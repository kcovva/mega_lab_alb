==> flow/design.v <==
module alb #(parameter DATA_WIDTH = 8)(clk, reset, a, b, ci, i, f, co, vo, no, zo);
  input [DATA_WIDTH-1:0] a, b;
  input [1:0] i;
  input clk, reset, ci;
  output [DATA_WIDTH-1:0] f;
  output co, vo, no, zo;
  reg [DATA_WIDTH-1:0] s_reg, r_reg;
  wire [DATA_WIDTH-1:0] f_00, f_10, f_x1;
  wire f_x1_c, f_x1_v;
  always @(posedge clk) begin
      s_reg <= a;
      r_reg <= b;
  end
  op_00 #(.DATA_WIDTH(DATA_WIDTH)) u_op_00(.r(r_reg), .s(s_reg), .f(f_00));
  op_10 #(.DATA_WIDTH(DATA_WIDTH)) u_op_10(.r(r_reg), .s(s_reg), .f(f_10));
  op_add_sub #(.DATA_WIDTH(DATA_WIDTH)) u_op_add_sub(.r(r_reg), .s(s_reg), .ci(ci), .sub(i[1]), 
                                                     .f(f_x1), .co(f_x1_c), .vo(f_x1_v));
  f_mux #(.DATA_WIDTH(DATA_WIDTH)) u_mux(.i(i), .f_00(f_00), .f_10(f_10), .f_x1(f_x1), .ci(f_x1_c), .vi(f_x1_v), 
                                         .fout(f), .co(co), .vo(vo), .no(no), .zo(zo));
endmodule
module f_mux #(parameter DATA_WIDTH = 8)(i, f_00, f_10, f_x1, ci, vi, fout, co, vo, no, zo);
  input [1:0] i;
  input [DATA_WIDTH-1:0] f_00, f_10, f_x1;
  input ci, vi;
  output [DATA_WIDTH-1:0] fout;
  output co, vo, no, zo;
  assign fout = (f_00 & {DATA_WIDTH{~i[1] & ~i[0]}}) |
                (f_10 & {DATA_WIDTH{ i[1] & ~i[0]}}) |
                (f_x1 & {DATA_WIDTH{ i[0]}});
  assign co = ci & i[0];
  assign vo = vi & i[0];
  assign no = fout[DATA_WIDTH-1];
  assign zo = (fout == 0);
endmodule
module op_00 #(parameter DATA_WIDTH = 8)(r, s, f);
  input [DATA_WIDTH-1:0] r, s;
  output [DATA_WIDTH-1:0] f;
  assign f = r | s;
endmodule
module op_10 #(parameter DATA_WIDTH = 8)(r, s, f);
  input [DATA_WIDTH-1:0] r, s;
  output [DATA_WIDTH-1:0] f;
  assign f = ~r & s;
endmodule
module op_add_sub #(parameter DATA_WIDTH = 8)(r, s, ci, sub, f, co, vo);
  input [DATA_WIDTH-1:0] r, s;
  input ci, sub;	
  output [DATA_WIDTH-1:0] f;
  output co, vo;
  wire [DATA_WIDTH:0] carry;
  wire [DATA_WIDTH-1:0] s_mod;  
  assign carry[0] = ci;
  assign s_mod = sub ? ~s : s;
  genvar i;
  generate
      for (i = 0; i < DATA_WIDTH; i = i + 1) begin : GEN_ADD
          bitsum sum (
              .A    (r[i]),
              .B    (s_mod[i]),
              .Cin  (carry[i]),
              .S    (f[i]),
              .Cout (carry[i+1])
          );
      end
  endgenerate
  assign co = carry[DATA_WIDTH];
  assign vo = carry[DATA_WIDTH] ^ carry[DATA_WIDTH-1];
endmodule
module bitsum (A, B, S, Cin, Cout); 
  input A, B, Cin; 
  output S, Cout; 
  wire A, B, S, Res; 
  wire c1, c2, Cin, Cout; 
  xor(Res, A, B); 
  and(c1, A, B); 
  xor(S, Cin, Res); 
  and(c2, Cin, Res); 
  or(Cout, c1, c2); 
endmodule
Tool chain data of alb
The steps from the RTL of alb to its reports follow in flow order.
Line numbers count from 1 in the design file above.
Library cell names are shortened.
{"block": "inputs", "top_module": "alb", "clk_port": "clk", "library": "sky130hd", "pvt_corner": "tt_025C_1v80"}

After elaboration
Source: Yosys, flattened and elaborated, memories not mapped. Widths are those after wreduce; folded enables and synchronous resets count as part of the registers. Registers that Yosys merges into a memory's read port (data or address) are not register bits. Print and check cells do not count. Equal cells are merged and count once.
{"block": "bits", "latch_bits": 0, "input_bits": 21, "clocked_rd_ports_x_width": 0, "ramBits": 0, "word_cells": 60, "rom_bits": 0, "reg_bits": 16, "output_inout_bits": 12, "memories": 0}
{"block": "op_classes", "bitwise": 56, "mux": 1, "shifts": 0, "compare": 0, "div": 0, "addsub": 0, "mul": 0, "reduce_logical": 1, "n_eq": 0}
{"block": "op_table", "operator": "AND 8 bit", "count": 4}
{"block": "op_table", "operator": "bitwise OR 8 bit", "count": 3}
{"block": "op_table", "operator": "AND 1 bit", "count": 20}
{"block": "op_table", "operator": "XOR 1 bit", "count": 17}
{"block": "op_table", "operator": "inverter 8 bit", "count": 2}
{"block": "op_table", "operator": "bitwise OR 1 bit", "count": 8}
{"block": "op_table", "operator": "zero test 8 bit", "count": 1}
{"block": "op_table", "operator": "two-way mux 8 bit", "count": 1}
{"block": "op_table", "operator": "inverter 1 bit", "count": 2}

Depth
Longest topological path by Yosys (ltp), each cell counted once; first at word level (registers and memories cut), then after technology mapping (sequential cells cut; the memories' decode and read muxes count).
{"block": "depth", "ltp_word": 21, "abc_area": 0, "mapped_depth": 15, "depth_no_buf": 14}

Netlist
Source: synth_stat.txt of the flow (Yosys; design flattened, memories mapped). It holds for the ABC_AREA given above (unset counts as 0); a run with the other value may have another netlist.
The area totals of this step are shown rounded.
{"block": "synth_totals", "seqArea_um2": 320, "buffers": 4, "ffs": 16, "cell_count": 75, "synth_area_um2": 832}
{"block": "types", "type": "dfxtp_1", "count": 16, "type_area_um2": 320.307}
{"block": "types", "type": "fa_1", "count": 8, "type_area_um2": 160.154}
{"block": "types", "type": "nor2b_1", "count": 11, "type_area_um2": 68.816}
{"block": "types", "type": "xor2_1", "count": 7, "type_area_um2": 61.309}
{"block": "types", "type": "o31a_1", "count": 4, "type_area_um2": 35.034}
{"block": "types", "type": "mux2i_1", "count": 3, "type_area_um2": 30.029}
{"block": "types", "type": "nand2b_1", "count": 4, "type_area_um2": 25.024}
{"block": "types", "type": "xnor2_1", "count": 2, "type_area_um2": 17.517}
{"block": "types", "type": "nand2_1", "count": 4, "type_area_um2": 15.014}
{"block": "types", "type": "nor4_2", "count": 1, "type_area_um2": 12.512}
{"block": "types", "type": "buf_6", "count": 1, "type_area_um2": 11.261}
{"block": "types", "type": "inv_1", "count": 3, "type_area_um2": 11.261}
{"block": "types", "type": "o21ai_1", "count": 2, "type_area_um2": 10.01}
{"block": "types", "type": "buf_4", "count": 1, "type_area_um2": 7.507}
{"block": "types", "type": "o211ai_1", "count": 1, "type_area_um2": 7.507}
{"block": "types", "type": "o31ai_1", "count": 1, "type_area_um2": 7.507}
{"block": "types", "type": "or4_1", "count": 1, "type_area_um2": 7.507}
{"block": "types", "type": "and2_1", "count": 1, "type_area_um2": 6.256}
Other cell types: 4; their cells: 4.
By module: a second synthesis without flattening, with its own total; a netlist apart from the flattened one above.
{"block": "unflattened", "hier_cells": 83, "hier_area_um2": 970}
Rows give one instance, submodules left out.
{"block": "by_module", "mod": "alb", "n_inst": 1, "mod_seq_area_um2": 320, "area_um2": 320, "cells": 16}
{"block": "by_module", "mod": "f_mux (DATA_WIDTH=8)", "n_inst": 1, "mod_seq_area_um2": 0.0, "area_um2": 239, "cells": 33}
{"block": "by_module", "mod": "bitsum", "n_inst": 8, "mod_seq_area_um2": 0.0, "area_um2": 20.0, "cells": 1}
{"block": "by_module", "mod": "op_10 (DATA_WIDTH=8)", "n_inst": 1, "mod_seq_area_um2": 0.0, "area_um2": 110, "cells": 8}
{"block": "by_module", "mod": "op_add_sub (DATA_WIDTH=8)", "n_inst": 1, "mod_seq_area_um2": 0.0, "area_um2": 90.1, "cells": 10}
{"block": "by_module", "mod": "op_00 (DATA_WIDTH=8)", "n_inst": 1, "mod_seq_area_um2": 0.0, "area_um2": 50.0, "cells": 8}

Timing after synthesis
Path of least setup slack by OpenSTA after synthesis, without wires, with an ideal clock, recovery checks aside; 20% of the period is set as input and as output delay. Where synthesis merged equal registers, the netlist keeps one of their names.
{"block": "synth_timing", "path_kind": "input-to-output", "startpoint": "in i[1]", "endpoint": "out zo", "driving_pins": 15, "t_first_pin_ns": 1.974, "path_buffers": 1, "out_delay_ns": 1.974, "period_ns": 9.87, "delay_ns": 4.515, "path_slack_ns": 1.407, "required_ns": 7.896, "arrival_time_ns": 6.489, "input_delay_ns": 1.974, "period_less_setup_slack_ns": 8.463}
"delay_ns" = arrival - input delay + setup time.
At an output port there is no setup time.
"driving_pins": output pins that drive a net of the path, with the launching flip-flop's if there is one; two outputs of one cell count as two.
"period_less_setup_slack_ns" is the clock period less the worst setup slack; recovery checks do not enter. This is arithmetic on one report: input and output delays are still those of the set period (20% each).
Between the ends stands the longest chain of elaborated cells between them, by number of cells; it is not shown to be the way that was timed. Of several equally long chains one is given.
Each line given opens the expression or statement behind the cell; cells for indexed reads and writes are added by Yosys, which also makes memories of some case tables.
{"block": "synth_between", "path_cell_list": "buf_2 -> xor2_1 -> fa_1 -> fa_1 -> fa_1 -> fa_1 -> fa_1 -> fa_1 -> fa_1 -> inv_1 -> fa_1 -> nand2_1 -> o31a_1 -> or4_1 -> nor4_2", "elab_chain_cells": 20, "cone_cells": 47, "lines_between": 10, "cone_classes": "mux (1); logic (45); reduce/logical (1)"}
{"block": "synth_rtl", "item": "from (decl)", "line": 3, "rtl": "input [1:0] i;"}
{"block": "synth_rtl", "item": "two-way mux 8 bit", "line": 53, "rtl": "assign s_mod = sub ? ~s : s;"}
{"block": "synth_rtl", "item": "XOR 1 bit", "line": 74, "rtl": "xor(Res, A, B);"}
{"block": "synth_rtl", "item": "AND 1 bit", "line": 77, "rtl": "and(c2, Cin, Res);"}
{"block": "synth_rtl", "item": "bitwise OR 1 bit", "line": 78, "rtl": "or(Cout, c1, c2);"}
{"block": "synth_rtl", "item": "AND 1 bit", "line": 77}
{"block": "synth_rtl", "item": "bitwise OR 1 bit", "line": 78}
{"block": "synth_rtl", "item": "AND 1 bit", "line": 77}
{"block": "synth_rtl", "item": "[6 not listed]"}
{"block": "synth_rtl", "item": "bitwise OR 1 bit", "line": 78}
{"block": "synth_rtl", "item": "AND 1 bit", "line": 77}
{"block": "synth_rtl", "item": "bitwise OR 1 bit", "line": 78}
{"block": "synth_rtl", "item": "XOR 1 bit", "line": 76, "rtl": "xor(S, Cin, Res);"}
{"block": "synth_rtl", "item": "AND 8 bit", "line": 29, "rtl": "(f_x1 & {DATA_WIDTH{ i[0]}});"}
{"block": "synth_rtl", "item": "bitwise OR 8 bit", "line": 27, "rtl": "assign fout = (f_00 & {DATA_WIDTH{~i[1] & ~i[0]}}) |"}
{"block": "synth_rtl", "item": "zero test 8 bit", "line": 33, "rtl": "assign zo = (fout == 0);"}
{"block": "synth_rtl", "item": "to (decl)", "line": 6, "rtl": "output co, vo, no, zo;"}
Nets of the timed path that keep an RTL name, with a line that drives or declares them; the list need not be complete.
{"block": "synth_nets", "net": "no", "line": 27}

Worst path after layout
Path of least setup slack in the final report of stored run 1 (OpenROAD, finished layout, wires in). Where an end is a register, its clock arrival counts in the times.
{"block": "layout_timing", "path_kind": "input-to-output", "startpoint": "in i[1]", "endpoint": "out zo", "driving_pins": 16, "period_ns": 6.23, "path_buffers": 2, "out_delay_ns": 1.25, "required_ns": 4.98, "t_first_pin_ns": 1.25, "input_delay_ns": 1.25, "arrival_time_ns": 5.16, "path_slack_ns": -0.18}
Between the ends stands the longest chain of elaborated cells between them, by number of cells; it is not shown to be the way that was timed. Of several equally long chains one is given.
{"block": "layout_between", "path_cell_list": "buf_8 -> xor2_4 -> fa_2 -> fa_2 -> fa_2 -> fa_2 -> fa_2 -> fa_2 -> fa_2 -> inv_2 -> fa_1 -> nand2_1 -> o31a_1 -> or4_4 -> nor4_4 -> buf_2", "elab_chain_cells": 20, "cone_cells": 47, "lines_between": 10, "cone_classes": "mux (1); logic (45); reduce/logical (1)"}
{"block": "layout_rtl", "item": "from (decl)", "line": 3, "rtl": "input [1:0] i;"}
{"block": "layout_rtl", "item": "two-way mux 8 bit", "line": 53, "rtl": "assign s_mod = sub ? ~s : s;"}
{"block": "layout_rtl", "item": "XOR 1 bit", "line": 74, "rtl": "xor(Res, A, B);"}
{"block": "layout_rtl", "item": "AND 1 bit", "line": 77, "rtl": "and(c2, Cin, Res);"}
{"block": "layout_rtl", "item": "bitwise OR 1 bit", "line": 78, "rtl": "or(Cout, c1, c2);"}
{"block": "layout_rtl", "item": "AND 1 bit", "line": 77}
{"block": "layout_rtl", "item": "bitwise OR 1 bit", "line": 78}
{"block": "layout_rtl", "item": "AND 1 bit", "line": 77}
{"block": "layout_rtl", "item": "[6 not listed]"}
{"block": "layout_rtl", "item": "bitwise OR 1 bit", "line": 78}
{"block": "layout_rtl", "item": "AND 1 bit", "line": 77}
{"block": "layout_rtl", "item": "bitwise OR 1 bit", "line": 78}
{"block": "layout_rtl", "item": "XOR 1 bit", "line": 76, "rtl": "xor(S, Cin, Res);"}
{"block": "layout_rtl", "item": "AND 8 bit", "line": 29, "rtl": "(f_x1 & {DATA_WIDTH{ i[0]}});"}
{"block": "layout_rtl", "item": "bitwise OR 8 bit", "line": 27, "rtl": "assign fout = (f_00 & {DATA_WIDTH{~i[1] & ~i[0]}}) |"}
{"block": "layout_rtl", "item": "zero test 8 bit", "line": 33, "rtl": "assign zo = (fout == 0);"}
{"block": "layout_rtl", "item": "to (decl)", "line": 6, "rtl": "output co, vo, no, zo;"}

Measured data: module alb, platform sky130hd, 2 stored runs of the flow under differing settings, order arbitrary. Input and output delays are each 20% of the period that was set; the output load is 0.01 pF.
"achievedPeriod_ns" = clock period - worst setup slack. The figure is calculated, with input and output delays left at 20% of the set period.
The results are shown rounded.

Stored run 1
==> flow/run.sh <==
#!/bin/bash
# the make line also repeats the synthesis and layout settings of config.mk as NAME=value (left out here)
make -C /OpenROAD-flow-scripts/flow DESIGN_CONFIG=/design/flow/config.mk WORK_HOME=/design/flow/orfs CLKGATE_MAP_FILE= finish
==> flow/config.mk <==
export PLATFORM = sky130hd
export DESIGN_NAME = alb
export DESIGN_NICKNAME = alb
export VERILOG_FILES = /design/flow/design.v
export SDC_FILE = /design/flow/constraint.sdc
export NUM_CORES = 4
export LEC_CHECK = 0
export CAP_MARGIN = 20
export CELL_PAD_IN_SITES_GLOBAL_PLACEMENT = 3
export CORE_MARGIN = 6
export CORE_UTILIZATION = 18
export CTS_CLUSTER_SIZE = 80
export GPL_ROUTABILITY_DRIVEN = 1
export GPL_TIMING_DRIVEN = 0
export HOLD_SLACK_MARGIN = 0.1
export MAX_ROUTING_LAYER = met4
export PLACE_DENSITY = 0.52
export SLEW_MARGIN = 15
==> flow/constraint.sdc <==
create_clock -name core_clock -period 6.23 [get_ports {clk}]
set_input_delay 1.2460 -clock core_clock [delete_from_list [all_inputs] [get_ports {clk}]]
set_output_delay 1.2460 -clock core_clock [all_outputs]
set_load 0.01 [all_outputs]

==> results of stored run 1, as JSON <==
{
  "fin_ws_ns": -0.179,
  "finalUtil_pct": 30.8,
  "dieArea_um2": 6400,
  "ws_hold_ns": 1.43,
  "stdcell_area_um2": 1350,
  "achievedPeriod_ns": 6.409,
  "synthArea_um2": 832
}

Stored run 2
==> flow/run.sh <==
#!/bin/bash
# the make line also repeats the synthesis and layout settings of config.mk as NAME=value (left out here)
make -C /OpenROAD-flow-scripts/flow DESIGN_CONFIG=/design/flow/config.mk WORK_HOME=/design/flow/orfs CLKGATE_MAP_FILE= finish
==> flow/config.mk <==
export PLATFORM = sky130hd
export DESIGN_NAME = alb
export DESIGN_NICKNAME = alb
export VERILOG_FILES = /design/flow/design.v
export SDC_FILE = /design/flow/constraint.sdc
export NUM_CORES = 4
export LEC_CHECK = 0
export CAP_MARGIN = 20
export CORE_MARGIN = 2
export CORE_UTILIZATION = 17
export SLEW_MARGIN = 20
==> flow/constraint.sdc <==
create_clock -name core_clock -period 9.25 [get_ports {clk}]
set_input_delay 1.8500 -clock core_clock [delete_from_list [all_inputs] [get_ports {clk}]]
set_output_delay 1.8500 -clock core_clock [all_outputs]
set_load 0.01 [all_outputs]

==> results of stored run 2, as JSON <==
{
  "achievedPeriod_ns": 8.963,
  "ws_hold_ns": 2.05,
  "stdcell_area_um2": 1250,
  "finalUtil_pct": 26.4,
  "dieArea_um2": 5470,
  "fin_ws_ns": 0.287,
  "synthArea_um2": 832
}
